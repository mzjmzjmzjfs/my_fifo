==> flow/design.v <==
module rd_empty#(
	parameter ADDR_WIDTH = 8)(
	input 						rd_clk,
	input 						rd_rstn,
	input 						rd_en,
	input 	[ADDR_WIDTH:0]		syn_wr_ptr,
	output 	[ADDR_WIDTH:0]		rd_ptr,
	output  [ADDR_WIDTH-1:0]	rd_addr,
	output 		reg				rd_empty
	);
	reg		[ADDR_WIDTH:0]		rd_tpr_gray;
	wire 	[ADDR_WIDTH:0]		rd_tpr_gray_next;
	reg 	[ADDR_WIDTH:0]		rd_ptr_bin;
	wire 	[ADDR_WIDTH:0]		rd_ptr_bin_next;
	always @(posedge rd_clk or negedge rd_rstn) begin
		if (rd_rstn == 1'b0) 	{rd_ptr_bin,rd_tpr_gray} <= 0;
		else 					{rd_ptr_bin,rd_tpr_gray} <= {rd_ptr_bin_next,rd_tpr_gray_next};
	end
	assign rd_ptr = rd_tpr_gray;
	assign rd_addr = rd_ptr_bin[ADDR_WIDTH-1:0];
	assign rd_ptr_bin_next = rd_ptr_bin + (rd_en & ~ rd_empty);
	assign rd_tpr_gray_next = (rd_ptr_bin_next >> 1) ^ rd_ptr_bin_next;
	wire 						rd_empty_reg;
	assign rd_empty_reg = (syn_wr_ptr == rd_ptr);
	always @(posedge rd_clk or negedge rd_rstn) begin
		if (rd_rstn == 1'b0) rd_empty <= 0;
		else 				 rd_empty <= rd_empty_reg;
	end
endmodule
### Step by step through the tools: rd_empty

What the tools print for rd_empty, step after step.
Lines are those of the file above, counted from 1.
Operators: Yosys type, input widths -> output width; for muxes data width and select width s.
The mark -- stands for no value.

| inputs | value |
|---|---|
| top | rd_empty |
| clock input | rd_clk |
| library | sky130hd |
| corner | tt_025C_1v80 |

### Word level

Yosys after proc, flatten, opt, wreduce and memory -nomap, before mapping. Enables and synchronous resets that opt folds into registers are not counted as muxes. Memory bits, and registers merged into a memory's read port (data or address), are not among the register bits. Print and check cells are not counted. Equal cells are merged and count once.

| cells by class | value |
|---|---|
| equal/unequal tests | 1 |
| add/subtract/negate cells | 1 |
| bitwise operators | 3 |

Operators by type and width:

| cell | count |
|---|---|
| $and 1x9->9 | 1 |
| $not 1->9 | 1 |
| $xor 8x9->9 | 1 |
| $add 9x9->9 | 1 |
| $eq 9x9->1 | 1 |

| bit counts | value |
|---|---|
| elaborated cells | 8 |
| flip-flop bits (word level) | 19 |
| output and inout bits | 18 |
| bits of input ports | 12 |

### Depth

Longest topological path by Yosys (ltp), each cell counted once; first at word level (registers and memories cut), then after technology mapping (sequential cells cut; the memories' decode and read muxes count).

| depth | value |
|---|---|
| depth in word-level cells | 4 |
| ABC_AREA | 1 |
| gate-level depth with buffers | 11 |
| depth with buffers taken out | 11 |

### After synthesis

Source: synth_stat.txt of the flow (Yosys; design flattened, memories mapped). It holds for the ABC_AREA given above (unset counts as 0); a run with the other value may have another netlist.

| synthesis totals | value |
|---|---|
| buffer cells | 0 |
| area of sequential cells | 450.4 sq um |
| mapped flip-flops | 18 |
| cells in the netlist | 118 |
| synthesis area | 965.9 sq um |

Cell types:

| type | count | area in all (sq um) |
|---|---|---|
| sky130_fd_sc_hd__dfrtp_1 | 18 | 450.432 |
| sky130_fd_sc_hd__nand2_1 | 40 | 150.144 |
| sky130_fd_sc_hd__xor2_1 | 6 | 52.55 |
| sky130_fd_sc_hd__inv_1 | 13 | 48.797 |
| sky130_fd_sc_hd__nand3_1 | 8 | 40.038 |
| sky130_fd_sc_hd__ha_1 | 3 | 37.536 |
| sky130_fd_sc_hd__nand2_2 | 6 | 37.536 |
| sky130_fd_sc_hd__xnor2_1 | 3 | 26.275 |
| sky130_fd_sc_hd__nor2_2 | 4 | 25.024 |
| sky130_fd_sc_hd__nor2_1 | 6 | 22.522 |
| sky130_fd_sc_hd__xnor2_2 | 1 | 16.266 |
| sky130_fd_sc_hd__inv_2 | 4 | 15.014 |
| sky130_fd_sc_hd__nand2_4 | 1 | 11.261 |
| sky130_fd_sc_hd__nand3_2 | 1 | 10.01 |
| sky130_fd_sc_hd__nand4_1 | 1 | 6.256 |
| sky130_fd_sc_hd__or2_0 | 1 | 6.256 |
| sky130_fd_sc_hd__or2_1 | 1 | 6.256 |
| sky130_fd_sc_hd__clkinv_1 | 1 | 3.754 |

### Worst setup path after synthesis

OpenSTA on the mapped netlist: ideal clock, no wires. The path of least setup slack (recovery checks aside). Input and output delay are each 20% of the period. Register names are those of the netlist, which keeps one name where synthesis merged equal registers.

| path after synthesis | value |
|---|---|
| kind | reg2reg |
| start point | register rd_empty |
| end point | register rd_tpr_gray[2] |
| stages | 8 |
| launch time at the first pin | 0.000 ns |
| library setup time | 0.132 ns |
| arrival time | 1.306 ns |
| delay of the path | 1.438 ns |
| path buffers | 0 |
| period | 1.66 ns |
| slack | 0.223 ns |
| data required time | 1.528 ns |
| synthesis period reached | 1.437 ns |

"delay of the path" = arrival - input delay + setup time.
"stages" counts driving pins, that of a launching flip-flop among them; a cell with two outputs on the path counts twice.
"synthesis period reached" = period - worst setup slack (recovery checks aside). The figure is calculated, with input and output delays left at 20% of the set period.
Between the ends stands the longest chain of elaborated cells between them, by number of cells; it is not shown to be the way that was timed. Of several equally long chains one is given.
A line is the first line of the expression or statement that the cell stems from. Yosys adds cells for indexed reads and writes and turns some case tables into memories.

| on the way, after synthesis | value |
|---|---|
| cells stage by stage | sky130_fd_sc_hd__dfrtp_1 > sky130_fd_sc_hd__nor2_1 > sky130_fd_sc_hd__ha_1 > sky130_fd_sc_hd__ha_1 > sky130_fd_sc_hd__or2_1 > sky130_fd_sc_hd__nand2_1 > sky130_fd_sc_hd__inv_2 > sky130_fd_sc_hd__xor2_1 |
| cells in the longest elaborated chain | 4 |
| elaborated cells between the ends (all ways) | 4 |
| source lines of those cells | 2 |
| classes of those cells | 1 x add/sub; 3 x logic |

RTL lines, path after synthesis:

| element | RTL line | source |
|---|---|---|
| start: declaration | 9 | `output reg rd_empty` |
| start: assignment | 26 | `if (rd_rstn == 1'b0) rd_empty <= 0;` |
| start: assignment | 27 | `else rd_empty <= rd_empty_reg;` |
| $not 1->9 | 21 | `assign rd_ptr_bin_next = rd_ptr_bin + (rd_en & ~ rd_empty);` |
| $and 1x9->9 | 21 |  |
| $add 9x9->9 | 21 |  |
| $xor 8x9->9 | 22 | `assign rd_tpr_gray_next = (rd_ptr_bin_next >> 1) ^ rd_ptr_bin_next;` |
| end: declaration | 11 | `reg [ADDR_WIDTH:0] rd_tpr_gray;` |

Nets of the timed path that keep an RTL name, with a line that drives or declares them; the list need not be complete.

Nets with RTL names, path after synthesis:

| net | RTL line |
|---|---|
| rd_ptr_bin_next[2] | 21 |

### Path in the finished layout

Path of least setup slack in the final report of run 1 (OpenROAD, finished layout, wires in). Where an end is a register, its clock arrival counts in the times.

| path after layout | value |
|---|---|
| kind | in2reg |
| start point | input port rd_en |
| end point | register rd_tpr_gray[5] |
| stages | 12 |
| data required time | 2.39 ns |
| input delay | 0.45 ns |
| library setup time | 0.10 ns |
| period | 2.24 ns |
| path buffers | 1 |
| slack | 0.38 ns |
| arrival time | 2.00 ns |
| launch time at the first pin | 0.45 ns |

Between the ends stands the longest chain of elaborated cells between them, by number of cells; it is not shown to be the way that was timed. Of several equally long chains one is given.

| on the way, after layout | value |
|---|---|
| cells stage by stage | sky130_fd_sc_hd__clkdlybuf4s50_1 > sky130_fd_sc_hd__inv_1 > sky130_fd_sc_hd__nor2_1 > sky130_fd_sc_hd__ha_1 > sky130_fd_sc_hd__ha_1 > sky130_fd_sc_hd__nand2_1 > sky130_fd_sc_hd__nor2_2 > sky130_fd_sc_hd__nand2_1 > sky130_fd_sc_hd__nand2_1 > sky130_fd_sc_hd__nand2_2 > sky130_fd_sc_hd__nand2_1 > sky130_fd_sc_hd__nand2_1 |
| cells in the longest elaborated chain | 3 |
| elaborated cells between the ends (all ways) | 3 |
| source lines of those cells | 2 |
| classes of those cells | 1 x add/sub; 2 x logic |

RTL lines, path after layout:

| element | RTL line | source |
|---|---|---|
| start: declaration | 5 | `input rd_en,` |
| $and 1x9->9 | 21 | `assign rd_ptr_bin_next = rd_ptr_bin + (rd_en & ~ rd_empty);` |
| $add 9x9->9 | 21 |  |
| $xor 8x9->9 | 22 | `assign rd_tpr_gray_next = (rd_ptr_bin_next >> 1) ^ rd_ptr_bin_next;` |
| end: declaration | 11 | `reg [ADDR_WIDTH:0] rd_tpr_gray;` |

Nets of the timed path that keep an RTL name, with a line that drives or declares them; the list need not be complete.

Nets with RTL names, path after layout:

| net | RTL line |
|---|---|
| rd_ptr_bin_next[6] | 21 |

Appendix: measured runs

Measured data: module rd_empty, platform sky130hd, 2 stored runs of the flow under differing settings, order arbitrary. Input and output delays are each 20% of the period that was set; the output load is 0.01 pF.
"period achieved" is the run's clock period less its worst setup slack. It is reckoned from that one timing run; input and output delays stay at 20% of the period that was set.
"overall power": no workload was simulated; the value follows from the tool's default switching activity.

#### Run 1

| setting | value |
|---|---|
| period_ns | `2.24` |
| CORE_UTILIZATION | `22` |
| PLACE_DENSITY | `0.61` |
| ABC_AREA | `1` |
| GPL_TIMING_DRIVEN | `1` |
| GPL_ROUTABILITY_DRIVEN | `0` |
| CAP_MARGIN | `20` |
| CORE_MARGIN | `2` |
| SLEW_MARGIN | `20` |

| result | value |
|---|---|
| area of the standard cells in the finished layout | 1383.8 sq um |
| area inside the die boundary | 4936.5 sq um |
| overall power | 1.585 mW |
| period achieved | 1.859 ns |
| worst setup slack after layout | 0.381 ns |
| mapped cell area after synthesis | 965.9 sq um |
| utilization of the finished layout | 32.2% |

#### Run 2

| setting | value |
|---|---|
| period_ns | `3.08` |
| CORE_UTILIZATION | `54` |
| SETUP_SLACK_MARGIN | `0.91` |
| PLACE_DENSITY_LB_ADDON | `0.26` |
| ABC_AREA | `0` |
| GPL_ROUTABILITY_DRIVEN | `1` |
| CTS_CLUSTER_SIZE | `24` |
| CTS_CLUSTER_DIAMETER | `157` |
| MIN_ROUTING_LAYER | `met2` |
| CAP_MARGIN | `20` |
| CORE_MARGIN | `2` |
| SLEW_MARGIN | `20` |

| result | value |
|---|---|
| area of the standard cells in the finished layout | 1257.5 sq um |
| area inside the die boundary | 1906.6 sq um |
| overall power | 1.216 mW |
| period achieved | 2.032 ns |
| worst setup slack after layout | 1.048 ns |
| mapped cell area after synthesis | 849.6 sq um |
| utilization of the finished layout | 84.5% |
