==> flow/design.v <==
module wr_full#(
	parameter ADDR_WIDTH = 8)(
	input 	 					wr_clk,
	input 						wr_rstn,
	input 						wr_en,
	input 	[ADDR_WIDTH:0]		syn_rd_ptr,
	output  [ADDR_WIDTH:0]		wr_ptr,
	output	[ADDR_WIDTH-1:0] 	wr_addr,
	output 	reg					wr_full);
	reg		[ADDR_WIDTH:0]		wr_tpr_gray;
	wire 	[ADDR_WIDTH:0]		wr_tpr_gray_next;
	reg 	[ADDR_WIDTH:0]		wr_ptr_bin;
	wire 	[ADDR_WIDTH:0]		wr_ptr_bin_next;
	always @(posedge wr_clk or negedge wr_rstn) begin
		if (wr_rstn == 1'b0) 	{wr_ptr_bin,wr_tpr_gray} <= 16'b0;
		else 					{wr_ptr_bin,wr_tpr_gray} <= {wr_ptr_bin_next,wr_tpr_gray_next};
	end
	assign wr_ptr = wr_tpr_gray;
	assign wr_addr = wr_ptr_bin[ADDR_WIDTH-1:0];
	assign wr_ptr_bin_next = wr_ptr_bin + (wr_en & ~ wr_full);
	assign wr_tpr_gray_next = (wr_ptr_bin_next >> 1) ^ wr_ptr_bin_next;
	wire 						wr_full_reg;
	assign wr_full_reg = ({~syn_rd_ptr[ADDR_WIDTH:ADDR_WIDTH-1],syn_rd_ptr[ADDR_WIDTH-2:0]} == wr_ptr);
	always @(posedge wr_clk or negedge wr_rstn) begin
		if (wr_rstn == 1'b0) wr_full <= 0;
		else 				 wr_full <= wr_full_reg;
	end
endmodule
## Reports on wr_full

Tool output for the design above, in the order of the flow.
Line numbers count from 1 in the design file above.
Library cell names are shortened.
A cell with - has no value.

| set-up | value |
|---|---|
| top | wr_full |
| clock | wr_clk |
| cell library | sky130hd |
| library corner | tt_025C_1v80 |

## Elaborated design

Source: Yosys, flattened and elaborated, memories not mapped. Widths are those after wreduce; folded enables and synchronous resets count as part of the registers. Registers that Yosys merges into a memory's read port (data or address) are not register bits. Print and check cells do not count. Equal cells are merged and count once.

| operators by class | value |
|---|---|
| eq/ne operators | 1 |
| bitwise operators | 4 |
| add/subtract/negate cells | 1 |

Operators by type and width:

| kind | number |
|---|---|
| 1-bit by 9-bit bitwise AND with 9-bit output | 1 |
| 1-bit NOT with 9-bit output | 1 |
| 8-bit by 9-bit XOR with 9-bit output | 1 |
| 9-bit adder | 1 |
| 9-bit == test | 1 |
| 2-bit NOT | 1 |

| word-level totals | value |
|---|---|
| input bits | 12 |
| register bits | 19 |
| output and inout port bits | 18 |

## Depth

Depth = most cells in a row (Yosys ltp): at word level without a register or memory, in the mapped netlist without a sequential cell, where the memories' decode and read muxes count.

| depth | value |
|---|---|
| word-level depth | 4 |
| ABC_AREA | 0 |
| gate-level depth with buffers | 7 |
| depth with buffers taken out | 7 |

## After synthesis

The flow's flattened synthesis, as Yosys stat reports it; memories are mapped. The netlist is that of the ABC_AREA named above (0 if unset); the other value can give another one.
Totals and module areas in this step are rounded.

Cell types:

| cell | number |
|---|---|
| dfrtp_1 | 18 |
| xor2_1 | 14 |
| xnor2_1 | 10 |
| ha_1 | 3 |
| nand3_1 | 5 |
| nand4_1 | 3 |
| nand2_1 | 4 |
| nor4_1 | 2 |
| inv_1 | 3 |
| or3_4 | 1 |
| a21oi_1 | 2 |
| nand3_2 | 1 |
| o21ai_0 | 2 |
| nor2_1 | 2 |
| o31ai_1 | 1 |
| nor2b_1 | 1 |
| or3_1 | 1 |

| synthesis totals | value |
|---|---|
| buffers | 0 |
| standard cells after synthesis | 73 |
| synthesis area | 0.00085 mm2 |
| mapped flip-flops | 18 |
| sequential area | 0.00045 mm2 |

## Worst setup path after synthesis

OpenSTA on the mapped netlist: ideal clock, no wires. The path of least setup slack (recovery checks aside). Input and output delay are each 20% of the period. Register names are those of the netlist, which keeps one name where synthesis merged equal registers.

| timing after synthesis | value |
|---|---|
| path type | register -> register |
| start point | reg wr_full |
| end point | reg wr_tpr_gray[6] |
| path slack | 0.025 ns |
| buffers on the path | 0 |
| clock period | 1.76 ns |
| path delay | 1.735 ns |
| driving pins on the path | 8 |
| data required time | 1.681 ns |
| library setup time | 0.079 ns |
| arrival | 1.656 ns |
| period reached after synthesis | 1.735 ns |

"path delay" = arrival - input delay + setup time.
"driving pins on the path": output pins that drive a net of the path, with the launching flip-flop's if there is one; two outputs of one cell count as two.
"period reached after synthesis" is the clock period less the worst setup slack; recovery checks do not enter. This is arithmetic on one report: input and output delays are still those of the set period (20% each).
Between the ends stands the longest chain of elaborated cells between them, by number of cells; it is not shown to be the way that was timed. Of several equally long chains one is given.
A line is the first line of the expression or statement that the cell stems from. Yosys adds cells for indexed reads and writes and turns some case tables into memories.

| on the way, after synthesis | value |
|---|---|
| path through | dfrtp_1 nor2b_1 ha_1 ha_1 nand4_1 or3_1 nand3_1 xor2_1 |
| cells in the longest elaborated chain | 4 |

RTL lines, path after synthesis:

| item | RTL line | RTL |
|---|---|---|
| from (decl) | 9 | `output reg wr_full);` |
| from (assign) | 25 | `if (wr_rstn == 1'b0) wr_full <= 0;` |
| from (assign) | 26 | `else wr_full <= wr_full_reg;` |
| 1-bit NOT with 9-bit output | 20 | `assign wr_ptr_bin_next = wr_ptr_bin + (wr_en & ~ wr_full);` |
| 1-bit by 9-bit bitwise AND with 9-bit output | 20 |  |
| 9-bit adder | 20 |  |
| 8-bit by 9-bit XOR with 9-bit output | 21 | `assign wr_tpr_gray_next = (wr_ptr_bin_next >> 1) ^ wr_ptr_bin_next;` |
| to (decl) | 10 | `reg [ADDR_WIDTH:0] wr_tpr_gray;` |

## Worst path after layout

Path of least setup slack in the final report of run 1 (OpenROAD, finished layout, wires in). Where an end is a register, its clock arrival counts in the times.

| timing after layout | value |
|---|---|
| path type | register -> register |
| start point | reg wr_full |
| end point | reg wr_tpr_gray[6] |
| path slack | -0.45 ns |
| arrival | 1.84 ns |
| buffers on the path | 0 |
| library setup time | 0.07 ns |
| clock period | 1.21 ns |
| data required time | 1.39 ns |
| driving pins on the path | 8 |

Between the ends stands the longest chain of elaborated cells between them, by number of cells; it is not shown to be the way that was timed. Of several equally long chains one is given.

| on the way, after layout | value |
|---|---|
| path through | dfrtp_1 nor2b_4 ha_4 ha_4 nand4_1 or3_4 nand3_2 xor2_1 |
| cells in the longest elaborated chain | 4 |

RTL lines, path after layout:

| item | RTL line | RTL |
|---|---|---|
| from (decl) | 9 | `output reg wr_full);` |
| from (assign) | 25 | `if (wr_rstn == 1'b0) wr_full <= 0;` |
| from (assign) | 26 | `else wr_full <= wr_full_reg;` |
| 1-bit NOT with 9-bit output | 20 | `assign wr_ptr_bin_next = wr_ptr_bin + (wr_en & ~ wr_full);` |
| 1-bit by 9-bit bitwise AND with 9-bit output | 20 |  |
| 9-bit adder | 20 |  |
| 8-bit by 9-bit XOR with 9-bit output | 21 | `assign wr_tpr_gray_next = (wr_ptr_bin_next >> 1) ^ wr_ptr_bin_next;` |
| to (decl) | 10 | `reg [ADDR_WIDTH:0] wr_tpr_gray;` |

Data sheet: physical implementation of wr_full

Settings and measured results of 2 stored flow runs for module wr_full (sky130hd), not sorted in any way. The constraints put input and output delay at 20% of the set period each and load the outputs with 0.01 pF.
By "worst setup path time" is meant the share of the clock period that the worst setup path is allowed (20% is reserved at inputs, 20% at outputs), minus its slack. Clock arrival times at its registers enter into it.
The results are shown rounded.

#### Run 1

| setting | value |
|---|---|
| period_ns | `1.21` |
| CORE_UTILIZATION | `17` |
| CORE_MARGIN | `8` |
| TNS_END_PERCENT | `45` |
| GPL_ROUTABILITY_DRIVEN | `1` |
| CTS_CLUSTER_SIZE | `35` |
| CTS_CLUSTER_DIAMETER | `230` |
| MIN_ROUTING_LAYER | `met2` |
| CAP_MARGIN | `20` |
| SLEW_MARGIN | `20` |

| result | value |
|---|---|
| chip area after synthesis (Yosys) | 0.00085 mm2 |
| full die area | 0.00752 mm2 |
| standard-cell area after routing | 0.00162 mm2 |
| worst setup slack after layout | -0.448 ns |
| post-route setup TNS | -4.69 ns |
| worst setup path time | 1.66 ns |
| worst path kind | register -> register |

#### Run 2

| setting | value |
|---|---|
| period_ns | `3.3` |
| CORE_UTILIZATION | `57` |
| PLACE_DENSITY | `0.77` |
| CORE_ASPECT_RATIO | `0.81` |
| CORE_MARGIN | `6` |
| TNS_END_PERCENT | `90` |
| CTS_CLUSTER_DIAMETER | `272` |
| CAP_MARGIN | `15` |
| SLEW_MARGIN | `15` |
| MIN_ROUTING_LAYER | `met1` |

| result | value |
|---|---|
| chip area after synthesis (Yosys) | 0.00085 mm2 |
| full die area | 0.00257 mm2 |
| standard-cell area after routing | 0.0012 mm2 |
| worst setup slack after layout | 0.661 ns |
| post-route setup TNS | 0.000 ns |
| worst setup path time | 1.98 ns |
| worst path kind | input -> register |
